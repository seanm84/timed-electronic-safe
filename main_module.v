==> flow/design.v <==
module lab6(
	input clk_in, rst_n, action_n,
	input [17:0] SW,
	output [6:0] HEX7, HEX6, HEX5, HEX4, HEX2, HEX1, HEX0,
	output [3:0] LEDG,
	inout [7:0] LCD_DATA,
	output LCD_RW, LCD_EN, LCD_RS, LCD_ON
);
	assign LCD_ON = 1'b1;
	wire lcd_clk, safe_clk;
	clk_divider #(.BITS(15)) lcd_clk_divider(.clk_in(clk_in), .clk_out(lcd_clk));
	clk_divider #(.BITS(21)) safe_clk_divider(.clk_in(clk_in), .clk_out(safe_clk));
	reg [3:0] mem_rd_addr;
	reg [3:0] mem_wr_addr;  
	wire [15:0] mem_rd_data;
	reg [15:0] mem_wr_data;  
	reg mem_wr_en;  
	ram memory (.data(mem_wr_data), .rdaddress(mem_rd_addr), .rdclock(lcd_clk), .wraddress(mem_wr_addr), .wrclock(safe_clk), .wren(mem_wr_en), .q(mem_rd_data));
	lcd_control lcd(.clk(lcd_clk), .rst_n(rst_n), .mem_data(mem_rd_data), .LCD_DATA(LCD_DATA), .LCD_RW(LCD_RW), .LCD_EN(LCD_EN), .LCD_RS(LCD_RS));
	wire en;  
	debounce_button bPress(safe_clk, rst_n, action_n, en);
	always @(posedge safe_clk) begin
		mem_wr_en <= 1'b1;
		mem_wr_addr <= 4'h0;
		mem_wr_data <= {2'b00,count,en,ledg};
	end
	always @(posedge lcd_clk)begin
		mem_rd_addr <= 4'h0;
	end
	wire[8:0] count;	 
	wire[3:0] ledg;	 
	assign LEDG = ledg;
	lab5 lock_control(.clk(safe_clk), .rst_n(rst_n), .SW(SW), .action_n(action_n), .count(count), .HEX7(HEX7), .HEX6(HEX6), .HEX5(HEX5), .HEX4(HEX4), .HEX2(HEX2), .HEX1(HEX1), .HEX0(HEX0), .LEDG(ledg));
endmodule
module clk_divider #(parameter BITS = 21) (input clk_in, output clk_out);
	reg [BITS-1:0] cnt;
	always @ (posedge clk_in) begin
		cnt <= cnt + {{BITS-1{1'b0}},1'b1};
	end
	assign clk_out = cnt[BITS-1];
endmodule
======== From RTL to reports: clk_divider ========
What the tools print for clk_divider, step after step.
Line numbers count from 1 in the design file above.
Operators carry their Yosys type and port widths (W data, S select, Z words).
Cell names lack the library's common part.
A cell with -- has no value.
design
  design top .............................. clk_divider
  clock input ............................. clk_in
  library ................................. sky130hd
  corner .................................. tt_025C_1v80

======== After elaboration ========
Source: Yosys, flattened and elaborated, memories not mapped. Widths are those after wreduce; folded enables and synchronous resets count as part of the registers. Registers that Yosys merges into a memory's read port (data or address) are not register bits. Print and check cells do not count. Equal cells are merged and count once.
operators by class
  add/sub/neg operators ................... 1
operators with widths
  kind                     count
  $add A21 B1 Y21 const B  1
storage and ports
  bits in registers ....................... 21
  output and inout port bits .............. 1
  word-level cells ........................ 2

======== Longest topological paths ========
Longest topological path by Yosys (ltp), each cell counted once; first at word level (registers and memories cut), then after technology mapping (sequential cells cut; the memories' decode and read muxes count).
depth
  depth in word-level cells ............... 1
  ABC_AREA ................................ 0
  gate-level depth with buffers ........... 5

======== After synthesis ========
Source: synth_stat.txt of the flow (Yosys; design flattened, memories mapped). It holds for the ABC_AREA given above (unset counts as 0); a run with the other value may have another netlist.
cells by type
  type      count
  dfxtp_1   21
  xnor2_1   13
  xor2_1    5
  nand3_1   8
  nand4_1   4
  nand2_1   6
  xnor2_2   1
  nor2_1    4
  and3_1    2
  ha_1      1
  inv_1     3
  or3_4     1
  or4_4     1
  nand3_2   1
  nor3_1    2
  nand3b_1  1
  nor4_1    1
mapped netlist
  cells in the netlist .................... 75
  cell area after synthesis ............... 789.5 um2
  mapped flip-flops ....................... 21
  buffer cells ............................ 0

======== Timing after synthesis ========
Path of least setup slack by OpenSTA after synthesis, without wires, with an ideal clock, recovery checks aside; 20% of the period is set as input and as output delay. Where synthesis merged equal registers, the netlist keeps one of their names.
path post-synthesis
  path type ............................... register to register
  start ................................... register cnt[0]
  end ..................................... register cnt[18]
  clock period ............................ 2.28 ns
  library setup time ...................... 0.119 ns
  launch time at the first pin ............ 0.000 ns
  arrival ................................. 1.563 ns
  setup slack ............................. 0.598 ns
  path delay .............................. 1.682 ns
  driving pins on the path ................ 6
  buffers on the path ..................... 0
  period reached after synthesis .......... 1.682 ns
"path delay" is the arrival time less input delay plus setup time.
"driving pins on the path": output pins that drive a net of the path, with the launching flip-flop's if there is one; two outputs of one cell count as two.
"period reached after synthesis" is the clock period less the worst setup slack; recovery checks do not enter. This is arithmetic on one report: input and output delays are still those of the set period (20% each).
The rows between start and end are the longest chain of elaborated cells between them; the timing report does not say that the signal goes this way. Where chains are equally long, one stands for them.
Each line given opens the expression or statement behind the cell; cells for indexed reads and writes are added by Yosys, which also makes memories of some case tables.
on the way, post-synthesis
  cells stage by stage .................... dfxtp_1 ha_1 inv_1 or3_4 or4_4 xnor2_2
  cells in the longest elaborated chain ... 1
  elaborated cells on any way between the ends .. 1
  source lines of those cells ............. 1
  classes of those cells .................. add/sub: 1
ends and longest elaborated chain, post-synthesis
  what                line  text
  start: declaration  36    reg [BITS-1:0] cnt;
  start: assignment   38    cnt <= cnt + {{BITS-1{1'b0}},1'b1};
  $add A21 B1 Y21     38
  end: assignment     38
  end: declaration    36

======== Timing after layout ========
From the final timing report of run A: the path of least setup slack in the routed layout; clock arrival at registers is part of the times.
path after layout
  path type ............................... register to output
  start ................................... register cnt[20]
  end ..................................... output port clk_out
  clock period ............................ 3.39 ns
  output delay ............................ 0.68 ns
  launch time at the first pin ............ 0.30 ns
  arrival ................................. 1.21 ns
  setup slack ............................. 1.50 ns
  driving pins on the path ................ 2
  buffers on the path ..................... 1
on the way, after layout
  cells stage by stage .................... dfxtp_1 clkdlybuf4s50_1
  cells in the longest elaborated chain ... 0
  elaborated cells on any way between the ends .. 0
  source lines of those cells ............. 0
ends and longest elaborated chain, after layout
  what                line  text
  start: declaration  36    reg [BITS-1:0] cnt;
  start: assignment   38    cnt <= cnt + {{BITS-1{1'b0}},1'b1};
  end: declaration    35    module clk_divider #(parameter BITS = 21) (input clk_in, output clk_out);

Memo
Re: implementation data of clk_divider

Module clk_divider, platform sky130hd: 2 stored runs of the flow (Yosys, OpenROAD) with differing settings, in no particular order. Input and output delays are each 20% of the period that was set; the output load is 0.01 pF.
"achieved clock period (ns)": clock period set for the run, less the worst setup slack. It is reckoned from that one timing run; input and output delays stay at 20% of the period that was set.
"finish__power__total" is the tool's figure for a default switching activity; nothing was simulated.

Flow files of run A
==> flow/run.sh <==
#!/bin/bash
# the make line also repeats the synthesis and layout settings of config.mk as NAME=value (left out here)
make -C /OpenROAD-flow-scripts/flow DESIGN_CONFIG=/design/flow/config.mk WORK_HOME=/design/flow/orfs CLKGATE_MAP_FILE= finish
==> flow/config.mk <==
export PLATFORM = sky130hd
export DESIGN_NAME = clk_divider
export DESIGN_NICKNAME = clk_divider
export VERILOG_FILES = /design/flow/design.v
export SDC_FILE = /design/flow/constraint.sdc
export NUM_CORES = 4
export LEC_CHECK = 0
export CAP_MARGIN = 20
export CORE_MARGIN = 7
export CORE_UTILIZATION = 71
export MAX_ROUTING_LAYER = met4
export MIN_ROUTING_LAYER = met1
export PLACE_DENSITY_LB_ADDON = 0.02
export SETUP_SLACK_MARGIN = 0.69
export SLEW_MARGIN = 20
export TNS_END_PERCENT = 30
==> flow/constraint.sdc <==
create_clock -name core_clock -period 3.39 [get_ports {clk_in}]
set_input_delay 0.6780 -clock core_clock [delete_from_list [all_inputs] [get_ports {clk_in}]]
set_output_delay 0.6780 -clock core_clock [all_outputs]
set_load 0.01 [all_outputs]

report of run A
yosys chip area after synthesis (um^2): 789.5
finish__design__die__area: 2241.6
finish__design__instance__area__stdcell: 842.1
finish__timing__setup__ws: 1.501
finish__timing__setup__tns: 0.000
finish__timing__hold__ws: 0.426
finish__power__total: 3.641e-04
achieved clock period (ns): 1.889

Flow files of run B
==> flow/run.sh <==
#!/bin/bash
# the make line also repeats the synthesis and layout settings of config.mk as NAME=value (left out here)
make -C /OpenROAD-flow-scripts/flow DESIGN_CONFIG=/design/flow/config.mk WORK_HOME=/design/flow/orfs CLKGATE_MAP_FILE= finish
==> flow/config.mk <==
export PLATFORM = sky130hd
export DESIGN_NAME = clk_divider
export DESIGN_NICKNAME = clk_divider
export VERILOG_FILES = /design/flow/design.v
export SDC_FILE = /design/flow/constraint.sdc
export NUM_CORES = 4
export LEC_CHECK = 0
export CAP_MARGIN = 40
export CORE_MARGIN = 10
export CORE_UTILIZATION = 24
export CTS_CLUSTER_SIZE = 31
export HOLD_SLACK_MARGIN = 0.22
export MAX_ROUTING_LAYER = met4
export MIN_ROUTING_LAYER = met2
export PLACE_DENSITY_LB_ADDON = 0.05
export SETUP_SLACK_MARGIN = 0.74
export SLEW_MARGIN = 0
export TNS_END_PERCENT = 10
==> flow/constraint.sdc <==
create_clock -name core_clock -period 2.52 [get_ports {clk_in}]
set_input_delay 0.5040 -clock core_clock [delete_from_list [all_inputs] [get_ports {clk_in}]]
set_output_delay 0.5040 -clock core_clock [all_outputs]
set_load 0.01 [all_outputs]

report of run B
yosys chip area after synthesis (um^2): 789.5
finish__design__die__area: 5983.8
finish__design__instance__area__stdcell: 889.6
finish__timing__setup__ws: 0.795
finish__timing__setup__tns: 0.000
finish__timing__hold__ws: 0.424
finish__power__total: 4.968e-04
achieved clock period (ns): 1.725
